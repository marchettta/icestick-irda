==> flow/design.v <==
module IrDA( clk, RXD, TXD, SD, led, ledGreen, rxd_p);
	input  wire clk;
	input  wire RXD;		 
	output wire TXD;		 
	output wire SD;			 
	output [3:0] led = 4'b0000;
	output ledGreen;		
	output  wire rxd_p;		 
	parameter AGG          = 3'b000;		 
	parameter PAUSE        = 3'b001;		 
	parameter SEND_DATA    = 3'b010;		 
	parameter SEND_0       = 3'b011;		 
	parameter SEND_1       = 3'b100;		 
	parameter IDLE         = 3'b101;		 
	parameter data         = 32'hFF00FB04;   
	reg [24:0] counter      = 0;   
	reg [24:0] counterTrans = 0;   
	reg active = 0;		           
	reg [2:0] status = 0;		   
	reg [6:0] bitnum = 0;			   
	assign SD  = 1'b0;	   
	assign rxd_p = RXD;    
	always @ ( posedge clk )
	begin
		if (active == 1)
		begin
			counter = counter + 1;
			if (counter < 25 ) TXD <= 1'b1;              
			else if ( counter <  316 ) TXD <= 1'b0;
			else if ( counter == 316 ) counter = 0;
		end
	end
	always @( posedge clk ) 
	begin
		case (status)
		IDLE:
			begin
				active = 0;
				bitnum=0;
				counterTrans = 0;
			end
		AGG:
			begin
				counterTrans = counterTrans + 1;
				if   (counterTrans <  108000) active = 1;    
				else
					begin
						active = 0;    
						counterTrans = 0;
						status <= PAUSE;
					end
			end
		PAUSE:
			begin
				counterTrans = counterTrans + 1;
				if   (counterTrans <  54000) active = 0;    
				else
					begin
						active = 0;    
						counterTrans = 0;
						status <= SEND_DATA;
					end
			end
		SEND_DATA:
			begin
				if (bitnum > 32)        
					begin 
						bitnum=0;
						status <= IDLE;
					end
				else if (data[bitnum] == 1) status <= SEND_1;
				else                        status <= SEND_0;			
			end 
		SEND_0:
			begin
				counterTrans = counterTrans + 1;
				if      (counterTrans <  6750  ) active = 1;	 
				else if (counterTrans <  13500 ) active = 0;	 
				else
					begin
						active = 0;   				 
						counterTrans = 0;			 
						bitnum = bitnum + 1;
						status <= SEND_DATA;
					end
			end
		SEND_1:
			begin
				counterTrans = counterTrans + 1;
				if      (counterTrans <  6750  ) active = 1;	 
				else if (counterTrans <  27000 ) active = 0;     
				else
					begin
						active = 0;   			 
						counterTrans = 0;
						bitnum = bitnum + 1;
						status <= SEND_DATA;
					end
			end
		endcase
	end
endmodule
======== Step by step through the tools: IrDA ========
What the tools print for IrDA, step after step.
Lines are those of the file above, counted from 1.
Operators: Yosys type, input widths -> output width; for muxes data width and select width s.
Not given: -
design
  top ..................................... IrDA
  clock ................................... clk
  standard-cell library ................... sky130hd
  timing corner ........................... tt_025C_1v80

======== Word level ========
Yosys after proc, flatten, opt, wreduce and memory -nomap, before mapping. Memory bits, and registers merged into a memory's read port (data or address), are not among the register bits. Print and check cells are not counted. Equal cells are merged and count once.
word-level totals
  bits in registers ....................... 62
  input port bits ......................... 2
  output and inout port bits .............. 8
  cells after elaboration ................. 71
cells by class
  $add $sub $neg .......................... 3
  magnitude comparators ................... 8
  equality and inequality tests ........... 13
  shift operators ......................... 1
  multiplexer cells ....................... 29
  reduce/logical cells .................... 11
operator list
  operator                 count
  $mux 25                  9
  $pmux 25 s5              1
  $add 25x1->25 const B    2
  $mux 7                   5
  $shiftx 32x7->1 const A  1
  $pmux 7 s4               1
  $lt 25x13->1 const B     1
  $lt 25x14->1 const B     1
  $lt 25x15->1 const B     1
  $lt 25x16->1 const B     1
  $lt 25x17->1 const B     1
  $lt 25x5->1 const B      1
  $lt 25x9->1 const B      1
  $eq 25x9->1 const B      1
  $mux 3                   8
  $pmux 3 s5               1
  $ne 2x2->1 const B       7
  $reduce_bool 5->1        2
  $reduce_bool 4->1        2
  $add 7x1->7 const B      1
  $gt 7x6->1 const B       1
  $reduce_and 7->1         1
  $eq 3x2->1 const B       2
  $eq 3x3->1 const B       2
  $reduce_and 6->1         1
  $reduce_or 2->1          2
  $eq 3x1->1 const B       1
  $logic_not 3->1          1
Not listed: further kinds 4, cells in them 6.

======== Depth ========
Depth = most cells in a row (Yosys ltp): at word level without a register or memory, in the mapped netlist without a sequential cell, where the memories' decode and read muxes count.
logic depth
  depth in word-level cells ............... 5
  ABC_AREA ................................ 0
  gate-level depth with buffers ........... 11
  depth with buffers taken out ............ 8

======== Netlist ========
Yosys stat after the flow's synthesis: flattened, memories mapped to cells. It holds for the ABC_AREA given above (unset counts as 0); a run with the other value may have another netlist.
The area totals of this step are shown rounded.
synthesis totals
  cells in the netlist .................... 485
  synthesis area .......................... 4600 µm²
  sequential area ......................... 1900 µm²
  mapped flip-flops ....................... 62
  buffers ................................. 39
cells by type
  type                       count  total area (µm²)
  sky130_fd_sc_hd__edfxtp_1  62     1.86E+03
  sky130_fd_sc_hd__xnor2_1   34     297.786
  sky130_fd_sc_hd__nor3_1    41     205.197
  sky130_fd_sc_hd__xor2_1    15     131.376
  sky130_fd_sc_hd__nand3_1   26     130.125
  sky130_fd_sc_hd__nand2_1   33     123.869
  sky130_fd_sc_hd__nand4_1   17     106.352
  sky130_fd_sc_hd__nor2_1    27     101.347
  sky130_fd_sc_hd__a21oi_1   18     90.086
  sky130_fd_sc_hd__ha_1      6      75.072
  sky130_fd_sc_hd__o21ai_0   14     70.067
  sky130_fd_sc_hd__and3_1    11     68.816
  sky130_fd_sc_hd__a211oi_1  9      67.565
  sky130_fd_sc_hd__buf_4     9      67.565
  sky130_fd_sc_hd__clkbuf_1  18     67.565
  sky130_fd_sc_hd__nor4_1    10     62.56
  sky130_fd_sc_hd__and4_1    7      61.309
  sky130_fd_sc_hd__buf_2     10     50.048
Other cell types: 51; their cells: 118.

======== Worst setup path after synthesis ========
OpenSTA on the mapped netlist: ideal clock, no wires. The path of least setup slack (recovery checks aside). Input and output delay are each 20% of the period. Register names are those of the netlist, which keeps one name where synthesis merged equal registers.
timing path post-synthesis
  path kind ............................... register to register
  from .................................... register counter[1]
  to ...................................... register TXD
  clock period ............................ 3640 ps
  setup time .............................. 293 ps
  launch time at the first pin ............ 0 ps
  arrival ................................. 2770 ps
  data required time ...................... 3347 ps
  path slack .............................. 577 ps
  delay of the path ....................... 3063 ps
  stages .................................. 11
  path buffers ............................ 2
  synthesis period reached ................ 3063 ps
"delay of the path" = arrival - input delay + setup time.
"stages": output pins that drive a net of the path, with the launching flip-flop's if there is one; two outputs of one cell count as two.
"synthesis period reached" is the clock period less the worst setup slack; recovery checks do not enter. This is arithmetic on one report: input and output delays are still those of the set period (20% each).
Between the ends stands the longest chain of elaborated cells between them, by number of cells; it is not shown to be the way that was timed. Of several equally long chains one is given.
A line is the first line of the expression or statement that the cell stems from. Yosys adds cells for indexed reads and writes and turns some case tables into memories.
Only ways into the end's enable, where the timed path ends, are counted here.
on the way, post-synthesis
  path through ............................ sky130_fd_sc_hd__edfxtp_1 sky130_fd_sc_hd__ha_1 sky130_fd_sc_hd__buf_4 sky130_fd_sc_hd__nand3_1 sky130_fd_sc_hd__or4_4 sky130_fd_sc_hd__buf_6 sky130_fd_sc_hd__nor3_4 sky130_fd_sc_hd__xnor2_1 sky130_fd_sc_hd__or3_4 sky130_fd_sc_hd__nor4_4 sky130_fd_sc_hd__o211a_1
  cells in the longest elaborated chain ... 4
  elaborated cells on any way between the ends .. 5
  RTL lines with such cells ............... 3
  those cells by class .................... add/sub (1); compare (2); reduce/logical (2)
RTL lines, path post-synthesis
  element            RTL line  text
  from (decl)        16        reg [24:0] counter = 0;
  from (assign)      27        counter = counter + 1;
  from (assign)      30        else if ( counter == 316 ) counter = 0;
  $add 25x1->25      27
  $lt 25x5->1        28        if (counter < 25 ) TXD <= 1'b1;
  $reduce_bool 2->1  -
  $reduce_and 2->1   -
  to (assign)        28
  to (assign)        29        else if ( counter < 316 ) TXD <= 1'b0;
  to (decl)          4         output wire TXD;

======== Timing after layout ========
From the final timing report of job 1: the path of least setup slack in the routed layout; clock arrival at registers is part of the times.
The report prints the path's times to 10 ps; the period is as set.
timing path post-layout
  path kind ............................... register to register
  from .................................... register counter[1]
  to ...................................... register TXD
  clock period ............................ 3920 ps
  setup time .............................. 270 ps
  launch time at the first pin ............ 330 ps
  arrival ................................. 3570 ps
  data required time ...................... 3980 ps
  path slack .............................. 410 ps
  stages .................................. 11
  path buffers ............................ 2
Between the ends stands the longest chain of elaborated cells between them, by number of cells; it is not shown to be the way that was timed. Of several equally long chains one is given.
Only ways into the end's enable, where the timed path ends, are counted here.
on the way, post-layout
  path through ............................ sky130_fd_sc_hd__edfxtp_1 sky130_fd_sc_hd__ha_1 sky130_fd_sc_hd__buf_4 sky130_fd_sc_hd__nand3_1 sky130_fd_sc_hd__or4_4 sky130_fd_sc_hd__buf_6 sky130_fd_sc_hd__nor3_4 sky130_fd_sc_hd__xnor2_1 sky130_fd_sc_hd__or3_4 sky130_fd_sc_hd__nor4_4 sky130_fd_sc_hd__o211a_1
  cells in the longest elaborated chain ... 4
  elaborated cells on any way between the ends .. 5
  RTL lines with such cells ............... 3
  those cells by class .................... add/sub (1); compare (2); reduce/logical (2)
RTL lines, path post-layout
  element            RTL line  text
  from (decl)        16        reg [24:0] counter = 0;
  from (assign)      27        counter = counter + 1;
  from (assign)      30        else if ( counter == 316 ) counter = 0;
  $add 25x1->25      27
  $lt 25x5->1        28        if (counter < 25 ) TXD <= 1'b1;
  $reduce_bool 2->1  -
  $reduce_and 2->1   -
  to (assign)        28
  to (assign)        29        else if ( counter < 316 ) TXD <= 1'b0;
  to (decl)          4         output wire TXD;

==> results <==
Below are 2 stored runs of the flow (Yosys, OpenROAD; platform sky130hd) on IrDA, each with its settings and what was measured, unordered. Constraints: input delay and output delay 20% of the set period each, output load 0.01 pF.
"clock period achieved" is the run's clock period less its worst setup slack. It is reckoned from that one timing run; input and output delays stay at 20% of the period that was set.
"allowed time less slack (worst setup path)": the worst setup path's part of the clock period (all of it between registers, 20% less for each end at a port) less its slack. A launch clock that arrives late makes it longer, a capture clock that arrives late makes it shorter.
"power consumption" rests on the timing tool's default activity at the inputs, not on a simulated workload.
"allowed time less slack (worst setup path)" is given in steps of 10 ps.
Measured values are rounded.

---- job 1 ----
settings
  period_ns = 3.92
  CORE_UTILIZATION = 45
  PLACE_DENSITY = 0.76
  CORE_ASPECT_RATIO = 0.92
  CORE_MARGIN = 9
  CELL_PAD_IN_SITES_GLOBAL_PLACEMENT = 3
  GPL_TIMING_DRIVEN = 0
  SLEW_MARGIN = 5
  MAX_ROUTING_LAYER = met4
  CAP_MARGIN = 20
results
  standard-cell area after routing ........ 5100 µm²
  clock period achieved ................... 3514 ps
  die size ................................ 14000 µm²
  power consumption ....................... 3800 µW
  utilization in the final report ......... 53%
  smallest hold slack ..................... 630 ps
  setup total negative slack .............. 0 ps
  cell area after synthesis ............... 4600 µm²
  allowed time less slack (worst setup path) .. 3510 ps
  worst path kind ......................... register to register
  smallest setup slack .................... 410 ps

---- job 2 ----
settings
  period_ns = 5.09
  CORE_UTILIZATION = 17
  PLACE_DENSITY_LB_ADDON = 0.28
  CTS_CLUSTER_SIZE = 83
  CTS_CLUSTER_DIAMETER = 177
  MIN_ROUTING_LAYER = met1
  MAX_ROUTING_LAYER = met5
  CAP_MARGIN = 20
  CORE_MARGIN = 2
  SLEW_MARGIN = 20
results
  standard-cell area after routing ........ 5200 µm²
  clock period achieved ................... 4074 ps
  die size ................................ 28000 µm²
  power consumption ....................... 2800 µW
  utilization in the final report ......... 19%
  smallest hold slack ..................... 640 ps
  setup total negative slack .............. 0 ps
  cell area after synthesis ............... 4600 µm²
  allowed time less slack (worst setup path) .. 4070 ps
  worst path kind ......................... register to register
  smallest setup slack .................... 1000 ps
